==> flow/design.v <==
module ctrlFSM (
    input  logic       clk, rstn,
    input  logic       dbhigh, dblow,  
    input  logic [3:0] col, row,
    output logic       dbreq,          
    output logic       update,         
    output logic [3:0] activeCol, activeRow,
    output logic [2:0] debugState      
);
    typedef enum logic [2:0] {IDLE, DEBOUNCE, UPDATE, WAIT, ERROR} state_t;
    state_t state, nextstate;
    logic [3:0] nextActiveCol, nextActiveRow;
    always_ff @(posedge clk) begin
        if (~rstn) begin
            state     <= IDLE;
            activeCol <= 4'b0000;
            activeRow <= 4'b0000;
        end else begin
            state     <= nextstate;
            activeCol <= nextActiveCol;
            activeRow <= nextActiveRow;
        end
    end
    always_comb begin
        case (state) 
            IDLE:     begin
                if (col != 4'b0000) begin
                    nextstate     = DEBOUNCE;
                    nextActiveRow = row;
                    casez (col)
                        4'b1???: nextActiveCol = 4'b1000;
                        4'b01??: nextActiveCol = 4'b0100;
                        4'b001?: nextActiveCol = 4'b0010;
                        4'b0001: nextActiveCol = 4'b0001;
                        default: nextActiveCol = 4'bxxxx;  
                    endcase
                end else begin
                    nextstate     = IDLE;
                    nextActiveCol = 4'b0000;
                    nextActiveRow = 4'b0000;
                end
            end
            DEBOUNCE: begin
                nextActiveCol = activeCol;
                nextActiveRow = activeRow;
                if (dbhigh)
                    nextstate = UPDATE;
                else if (dblow)
                    nextstate = IDLE;
                else
                    nextstate = DEBOUNCE;
            end
            UPDATE:   begin
                nextstate     = WAIT;
                nextActiveCol = activeCol;
                nextActiveRow = activeRow;
            end
            WAIT:     begin
                nextActiveCol = activeCol;
                nextActiveRow = activeRow;
                if (dblow)
                    nextstate = IDLE;
                else
                    nextstate = WAIT;
            end
            ERROR:    begin
                nextstate     = IDLE;
                nextActiveCol = 4'bx; 
                nextActiveRow = 4'bx; 
            end
            default:  begin  
                nextstate     = ERROR;
                nextActiveCol = 4'bx;
                nextActiveRow = 4'bx;
            end
        endcase
    end
    assign update = (state == UPDATE);
    assign dbreq  = (state == DEBOUNCE) || (state == WAIT);
    always_comb
        case (state)
            IDLE: debugState = 3'b000;
            DEBOUNCE: debugState = 3'b001;
            UPDATE: debugState = 3'b010;
            WAIT: debugState = 3'b011;
            default: debugState = 3'b0;
        endcase
endmodule
-- Step by step through the tools: ctrlFSM
What the tools print for ctrlFSM, step after step.
Lines are those of the file above, counted from 1.
Cell names lack the library's common part.
Not given: --
- top module: ctrlFSM
- clock port: clk
- library: sky130hd
- corner: tt_025C_1v80

-- Word-level counts
Yosys after proc, flatten, opt, wreduce and memory -nomap, before mapping. Memory bits, and registers merged into a memory's read port (data or address), are not among the register bits. Print and check cells are not counted. Equal cells are merged and count once.
- bits in registers: 11
- bits of input ports at 12
- output and inout bits at 13
- cells after elaboration: 25
- noted equality and inequality tests: 7
- mux-type cells at 11
- reduce/logical cells: 4
- operator list (cell ; count):
    4-bit parallel mux with 4-bit select ; 1
    4-bit 2-to-1 mux ; 4
    3-bit parallel mux with 5-bit select ; 1
    3-bit by 1-bit equality test with 1-bit output with constant B ; 2
    3-bit by 2-bit equality test with 1-bit output with constant B ; 2
    2-bit parallel mux with 3-bit select ; 1
    4-bit by 1-bit equality test with 1-bit output with constant B ; 1
    4-bit nonzero test ; 1
    2-bit 2-to-1 mux ; 2
    3-bit equality test with constant B ; 1
    3-bit zero test ; 1
    3-bit OR reduction ; 1
    2-bit by 1-bit equality test with 1-bit output with constant B ; 1
    1-bit 2-to-1 mux ; 2
    1-bit logical OR ; 1

-- Longest topological paths
Depth = most cells in a row (Yosys ltp): at word level without a register or memory, in the mapped netlist without a sequential cell, where the memories' decode and read muxes count.
- depth after elaboration: 4
- ABC_AREA: 0
- gate-level depth with buffers: 4
- depth with buffers taken out at 3

-- Mapped cells and area
Source: synth_stat.txt of the flow (Yosys; design flattened, memories mapped). It holds for the ABC_AREA given above (unset counts as 0); a run with the other value may have another netlist.
Totals and module areas in this step are rounded.
- cell types (type ; count ; total area (um2)):
    dfxtp_1 ; 12 ; 240.23
    nand2_1 ; 10 ; 37.536
    a21boi_0 ; 4 ; 30.029
    nand3_1 ; 5 ; 25.024
    o21ai_0 ; 5 ; 25.024
    nor2b_1 ; 3 ; 18.768
    buf_4 ; 2 ; 15.014
    a22oi_2 ; 1 ; 12.512
    or2_2 ; 2 ; 12.512
    or4_4 ; 1 ; 11.261
    nand4b_1 ; 1 ; 8.758
    clkbuf_1 ; 2 ; 7.507
    inv_1 ; 2 ; 7.507
    nand3b_1 ; 1 ; 7.507
    o211ai_1 ; 1 ; 7.507
    and3_1 ; 1 ; 6.256
    or3_1 ; 1 ; 6.256
    a21oi_1 ; 1 ; 5.005
Not listed: further types 3, cells in them 3.
- noted mapped cells: 58
- cell area after synthesis: 497 um2
- sequential area: 240 um2
- flip-flop cells at 12
- buffer cells at 4

-- Timing after synthesis
Source: OpenSTA report_checks on the synthesized netlist (no wires, ideal clock, input and output delay 20% of the period each), path of least setup slack; recovery checks are left aside. Register names are those of the netlist, which keeps one name where synthesis merged equal registers.
- path kind: input -> register
- from: in col[0]
- to: reg state
- period at 1250 ps
- external input delay at 250 ps
- noted setup time: 117 ps
- time at the first pin: 250 ps
- data arrival time at 1010 ps
- noted data required time: 1133 ps
- noted setup slack: 123 ps
- delay of the path at 877 ps
- driving pins on the path: 3
- buffers on the path at 0
- noted synthesis period reached: 1127 ps
"delay of the path" = arrival - input delay + setup time.
"driving pins on the path": output pins that drive a net of the path, with the launching flip-flop's if there is one; two outputs of one cell count as two.
"synthesis period reached" = period - worst setup slack (recovery checks aside). The figure is calculated, with input and output delays left at 20% of the set period.
Where an end lacks its bit number, it is one bit of the signal, or one of the new flip-flops if synthesis recoded a state register.
- cell sequence: or4_4 a22oi_2 nor2b_1
- ends and longest elaborated chain, after synthesis (item ; line ; source):
    start, declared ; 4 ; input  logic [3:0] col, row,
    end, assigned ; 15 ; state     <= IDLE;
    end, assigned ; 19 ; state     <= nextstate;
    end, declared ; 11 ; state_t state, nextstate;
No chain of elaborated cells between the ends is given.

-- Worst path after layout
From the final timing report of run A: the path of least setup slack in the routed layout; clock arrival at registers is part of the times.
The report prints the path's times to 10 ps; the period is as set.
- path kind: register -> output
- from: reg state
- to: out dbreq
- period at 1030 ps
- noted external output delay: 210 ps
- time at the first pin: 280 ps
- data arrival time at 990 ps
- noted data required time: 820 ps
- noted setup slack: -170 ps
- driving pins on the path: 3
- buffers on the path at 1
Where an end lacks its bit number, it is one bit of the signal, or one of the new flip-flops if synthesis recoded a state register.
- cell sequence: dfxtp_2 or2_4 buf_6
- ends and longest elaborated chain, after layout (item ; line ; source):
    start, declared ; 11 ; state_t state, nextstate;
    start, assigned ; 15 ; state     <= IDLE;
    start, assigned ; 19 ; state     <= nextstate;
    end, declared ; 5 ; output logic       dbreq,
No chain of elaborated cells between the ends is given.

## Implementation results

Settings and measured results of 2 stored flow runs for module ctrlFSM (sky130hd), not sorted in any way. The constraints put input and output delay at 20% of the set period each and load the outputs with 0.01 pF.
"reached clock period" is the run's clock period less its worst setup slack. It is reckoned from that one timing run; input and output delays stay at 20% of the period that was set.
"worst path time" = time allowed to the worst setup path (clock period - input delay - output delay, where it has them) - its slack; a late launch clock adds to it, a late capture clock takes from it.
"total power after layout": no workload was simulated; the value follows from the tool's default switching activity.
"worst path time" is known to 10 ps.
Values from the reports are rounded here.

Run A

==> flow/run.sh <==
#!/bin/bash
# the make line also repeats the synthesis and layout settings of config.mk as NAME=value (left out here)
make -C /OpenROAD-flow-scripts/flow DESIGN_CONFIG=/design/flow/config.mk WORK_HOME=/design/flow/orfs CLKGATE_MAP_FILE= finish
==> flow/config.mk <==
export PLATFORM = sky130hd
export DESIGN_NAME = ctrlFSM
export DESIGN_NICKNAME = ctrlFSM
export VERILOG_FILES = /design/flow/design.v
export SDC_FILE = /design/flow/constraint.sdc
export NUM_CORES = 4
export LEC_CHECK = 0
export CAP_MARGIN = 20
export CELL_PAD_IN_SITES_DETAIL_PLACEMENT = 2
export CELL_PAD_IN_SITES_GLOBAL_PLACEMENT = 0
export CORE_MARGIN = 2
export CORE_UTILIZATION = 28
export CTS_CLUSTER_DIAMETER = 312
export MIN_ROUTING_LAYER = met2
export PLACE_DENSITY_LB_ADDON = 0.22
export SETUP_SLACK_MARGIN = -0.1
export SLEW_MARGIN = 20
==> flow/constraint.sdc <==
create_clock -name core_clock -period 1.03 [get_ports {clk}]
set_input_delay 0.2060 -clock core_clock [delete_from_list [all_inputs] [get_ports {clk}]]
set_output_delay 0.2060 -clock core_clock [all_outputs]
set_load 0.01 [all_outputs]

Measured in run A:
- reached clock period at 1200 ps
- noted the worst path time: 990 ps
- worst setup path type: register -> output
- overall die area at 2130 um2
- chip area after synthesis (Yosys) at 497 um2
- final worst hold slack at 365 ps
- utilization at 53.3 %
- standard-cell area after layout: 900 um2
- worst slack on setup checks at -170 ps
- noted the total power after layout: 1110 uW
- total negative setup slack: -2090 ps

Run B

==> flow/run.sh <==
#!/bin/bash
# the make line also repeats the synthesis and layout settings of config.mk as NAME=value (left out here)
make -C /OpenROAD-flow-scripts/flow DESIGN_CONFIG=/design/flow/config.mk WORK_HOME=/design/flow/orfs CLKGATE_MAP_FILE= finish
==> flow/config.mk <==
export PLATFORM = sky130hd
export DESIGN_NAME = ctrlFSM
export DESIGN_NICKNAME = ctrlFSM
export VERILOG_FILES = /design/flow/design.v
export SDC_FILE = /design/flow/constraint.sdc
export NUM_CORES = 4
export LEC_CHECK = 0
export CAP_MARGIN = 20
export CORE_MARGIN = 2
export CORE_UTILIZATION = 40
export SLEW_MARGIN = 20
==> flow/constraint.sdc <==
create_clock -name core_clock -period 1.48 [get_ports {clk}]
set_input_delay 0.2960 -clock core_clock [delete_from_list [all_inputs] [get_ports {clk}]]
set_output_delay 0.2960 -clock core_clock [all_outputs]
set_load 0.01 [all_outputs]

Measured in run B:
- reached clock period at 1471 ps
- noted the worst path time: 1170 ps
- worst setup path type: register -> output
- overall die area at 1540 um2
- chip area after synthesis (Yosys) at 497 um2
- final worst hold slack at 470 ps
- utilization at 72.4 %
- standard-cell area after layout: 816 um2
- worst slack on setup checks at 9 ps
- noted the total power after layout: 774 uW
- total negative setup slack: 0 ps
