==> flow/design.v <==
module debouncer #(parameter THRESHOLD = 6000) (
    input  logic       clk, rstn,
    input  logic       req,                   
    input  logic [3:0] activeCol, activeRow,  
    input  logic [3:0] col, row,
    output logic       high,                  
    output logic       low                    
);
    enum logic [1:0] {LOW, HIGH, ERROR} state, nextstate;
    logic [$clog2(THRESHOLD)-1:0] count, nextcount;
    always_ff @(posedge clk) begin
        if (~rstn || ~req) begin
            state <= LOW;
            count <= {$clog2(THRESHOLD){1'b0}};
        end else begin
            state <= nextstate;
            count <= nextcount;
        end
    end
    always_comb begin
        case (state)
            LOW:  begin
                if (row != activeRow) begin
                    nextstate = LOW;
                    nextcount = count;
                end else if ((activeCol & col) == 4'b0) begin
                    nextstate = LOW;
                    nextcount = count + 1;
                end else begin
                    nextstate = HIGH;
                    nextcount = {$clog2(THRESHOLD){1'b0}};
                end
            end
            HIGH: begin
                if (row != activeRow) begin
                    nextstate = HIGH;
                    nextcount = count;
                end else if ((activeCol & col) != 4'b0) begin
                    nextstate = HIGH;
                    nextcount = count + 1;
                end else begin
                    nextstate = LOW;
                    nextcount = {$clog2(THRESHOLD){1'b0}};
                end
            end
            default: begin  
                nextstate = ERROR;
                nextcount = {$clog2(THRESHOLD){1'bx}};
            end
        endcase
    end
    assign high = (state == HIGH) && (count == THRESHOLD);
    assign low  = (state == LOW ) && (count == THRESHOLD);
endmodule
# Tool chain data of debouncer
# Tool output for the design above, in the order of the flow.
# Lines are those of the file above, counted from 1.
# Operators: Yosys type, input widths -> output width; for muxes data width and select width s.
# Cell names lack the library's common part.
inputs:
  top: "debouncer"
  clk_port: "clk"
  cell_library: "sky130hd"
  pvt_corner: "tt_025C_1v80"

# Elaborated design
# Source: Yosys, flattened and elaborated, memories not mapped. Widths are those after wreduce. Registers that Yosys merges into a memory's read port (data or address) are not register bits. Print and check cells do not count. Equal cells are merged and count once.
op_classes:
  add_sub_neg: 1
  equal: 5
  muxes: 10
  n_logic: 3
  n_reduce_logical: 7
op_table:
  columns: ["cell", "n"]
  rows:
  - ["$mux 13", 4]
  - ["$pmux 13 s2", 1]
  - ["$add 13x1->13 const B", 1]
  - ["$eq 13x13->1 const B", 1]
  - ["$ne 2x2->1 const B", 2]
  - ["$ne 4x4->1", 1]
  - ["$and 4x4->4", 1]
  - ["$logic_not 4->1", 1]
  - ["$reduce_bool 4->1", 1]
  - ["$pmux 2 s2", 1]
  - ["$mux 1", 4]
  - ["$logic_and 1x1->1", 2]
  - ["$not 1->1", 2]
  - ["$eq 2x1->1 const B", 1]
  - ["$logic_not 2->1", 1]
  - ["$reduce_and 2->1", 1]
  - ["$logic_or 1x1->1", 1]
bits:
  reg_bits: 15
  in_bits: 19
  output_inout_bits: 2
  wordCells: 28

# Logic depth
# Longest topological path by Yosys (ltp), each cell counted once; first at word level (registers and memories cut), then after technology mapping (sequential cells cut; the memories' decode and read muxes count).
depth:
  word_depth: 5
  abc_area: 0
  ltp_mapped: 6

# Synthesis result
# The flow's flattened synthesis, as Yosys stat reports it; memories are mapped. The netlist is that of the ABC_AREA named above (0 if unset); the other value can give another one.
# Totals and module areas in this step are rounded.
synth_totals:
  stdcells: 100
  yosys_area_mm2: 0.0009034
  seq_area_mm2: 0.0003003
  ffs: 15
  buffers: 4
types:
  columns: ["cell_type", "n", "type_area_um2"]
  rows:
  - ["dfxtp_1", 15, 300.288]
  - ["a211oi_1", 10, 75.072]
  - ["o31ai_1", 7, 52.55]
  - ["or4_1", 7, 52.55]
  - ["a211oi_2", 3, 37.536]
  - ["xnor2_1", 4, 35.034]
  - ["ha_1", 2, 25.024]
  - ["or3_1", 4, 25.024]
  - ["nand3_1", 4, 20.019]
  - ["nor3_1", 4, 20.019]
  - ["inv_1", 5, 18.768]
  - ["nand2_1", 5, 18.768]
  - ["nand4_1", 3, 18.768]
  - ["a41oi_2", 1, 16.266]
  - ["xnor2_2", 1, 16.266]
  - ["buf_2", 3, 15.014]
  - ["and2_1", 2, 12.512]
  - ["buf_6", 1, 11.261]
# Not listed: further types 15, cells in them 19.

# Worst setup path after synthesis
# Source: OpenSTA report_checks on the synthesized netlist (no wires, ideal clock, input and output delay 20% of the period each), path of least setup slack; recovery checks are left aside. Register names are those of the netlist, which keeps one name where synthesis merged equal registers.
synth_path:
  path_kind: "input-to-reg"
  from: "input activeRow[2]"
  to: "register count[6]"
  tclk_ps: 2530
  setup_time_ps: 79
  t_first_pin_ps: 506
  arrival_time_ps: 1770
  required_ps: 2451
  slack_ps: 681
  path_delay_ps: 1343
  driving_pins: 5
  path_buffers: 1
  period_less_setup_slack_ps: 1849
# "path_delay_ps" = arrival - input delay + setup time.
# "driving_pins": output pins that drive a net of the path, with the launching flip-flop's if there is one; two outputs of one cell count as two.
# "period_less_setup_slack_ps" is the clock period less the worst setup slack; recovery checks do not enter. This is arithmetic on one report: input and output delays are still those of the set period (20% each).
# The rows between start and end are the longest chain of elaborated cells between them; the timing report does not say that the signal goes this way. Where chains are equally long, one stands for them.
# A line is the first line of the expression or statement that the cell stems from. Yosys adds cells for indexed reads and writes and turns some case tables into memories.
synth_via:
  cell_sequence: "xnor2_1 -> a41oi_2 -> buf_6 -> or4_1 -> a211oi_2"
  elab_chain_cells: 3
synth_rtl:
  columns: ["element", "line_no", "source"]
  rows:
  - ["start, declared", 4, "input  logic [3:0] activeCol, activeRow,"]
  - ["$ne 4x4->1", 35, "if (row != activeRow) begin"]
  - ["$mux 13", 35, null]
  - ["$pmux 13 s2", 21, "case (state)"]
  - ["end, assigned", 14, "count <= {$clog2(THRESHOLD){1'b0}};"]
  - ["end, assigned", 17, "count <= nextcount;"]
  - ["end, declared", 10, "logic [$clog2(THRESHOLD)-1:0] count, nextcount;"]

# Worst path after layout
# From the final timing report of flow run A: the path of least setup slack in the routed layout; clock arrival at registers is part of the times.
# The report prints the path's times to 10 ps; the period is as set.
layout_path:
  path_kind: "reg-to-reg"
  from: "register count[1]"
  to: "register count[12]"
  tclk_ps: 1150
  setup_time_ps: 70
  t_first_pin_ps: 250
  arrival_time_ps: 1790
  required_ps: 1320
  slack_ps: -470
  driving_pins: 6
  path_buffers: 0
# The rows between start and end are the longest chain of elaborated cells between them; the timing report does not say that the signal goes this way. Where chains are equally long, one stands for them.
layout_via:
  cell_sequence: "dfxtp_4 -> ha_4 -> nand3_4 -> or3_4 -> or4_4 -> a211oi_2"
  elab_chain_cells: 4
layout_rtl:
  columns: ["element", "line_no", "source"]
  rows:
  - ["start, declared", 10, "logic [$clog2(THRESHOLD)-1:0] count, nextcount;"]
  - ["start, assigned", 14, "count <= {$clog2(THRESHOLD){1'b0}};"]
  - ["start, assigned", 17, "count <= nextcount;"]
  - ["$add 13x1->13", 40, "nextcount = count + 1;"]
  - ["$mux 13", 38, "end else if ((activeCol & col) != 4'b0) begin"]
  - ["$mux 13", 35, "if (row != activeRow) begin"]
  - ["$pmux 13 s2", 21, "case (state)"]
  - ["end, assigned", 14, null]
  - ["end, assigned", 17, null]
  - ["end, declared", 10, null]

# Measured data: module debouncer, platform sky130hd, 2 stored runs of the flow under differing settings, order arbitrary. Input and output delays are each 20% of the period that was set; the output load is 0.01 pF.
# "achievedPeriod_ps" means the clock period less the worst setup slack. The figure is calculated, with input and output delays left at 20% of the set period.
# "power_total_w": no workload was simulated; the value follows from the tool's default switching activity.
# The measured numbers are rounded.
runs:
  - name: "flow run A"
    settings:
      period_ns: 1.15
      CORE_UTILIZATION: 19
      SETUP_SLACK_MARGIN: -0.03
      PLACE_DENSITY: 0.69
      CELL_PAD_IN_SITES_GLOBAL_PLACEMENT: 2
      TNS_END_PERCENT: 40
      GPL_TIMING_DRIVEN: 0
      GPL_ROUTABILITY_DRIVEN: 1
      CTS_CLUSTER_SIZE: 92
      CTS_CLUSTER_DIAMETER: 284
      SLEW_MARGIN: 0
      CAP_MARGIN: 20
      CORE_MARGIN: 2
    results:
      timing.setup.tns_ps: -5186
      layout_utilization_pct: 35.0
      yosys_chip_area_mm2: 0.0009034
      timing.hold.ws_ps: 504
      design_die_area_mm2: 0.005322
      power_total_w: 0.001218
      achievedPeriod_ps: 1620
      fin_ws_ps: -470
      finalCellArea_mm2: 0.001629
  - name: "flow run B"
    settings:
      period_ns: 2.37
      CORE_UTILIZATION: 38
      CORE_ASPECT_RATIO: 1.37
      CELL_PAD_IN_SITES_GLOBAL_PLACEMENT: 1
      CTS_CLUSTER_SIZE: 70
      SLEW_MARGIN: 0
      MAX_ROUTING_LAYER: "met5"
      CAP_MARGIN: 20
      CORE_MARGIN: 2
    results:
      timing.setup.tns_ps: 0
      layout_utilization_pct: 53.1
      yosys_chip_area_mm2: 0.0009034
      timing.hold.ws_ps: 491
      design_die_area_mm2: 0.002788
      power_total_w: 0.0004846
      achievedPeriod_ps: 2078
      fin_ws_ps: 292
      finalCellArea_mm2: 0.001184
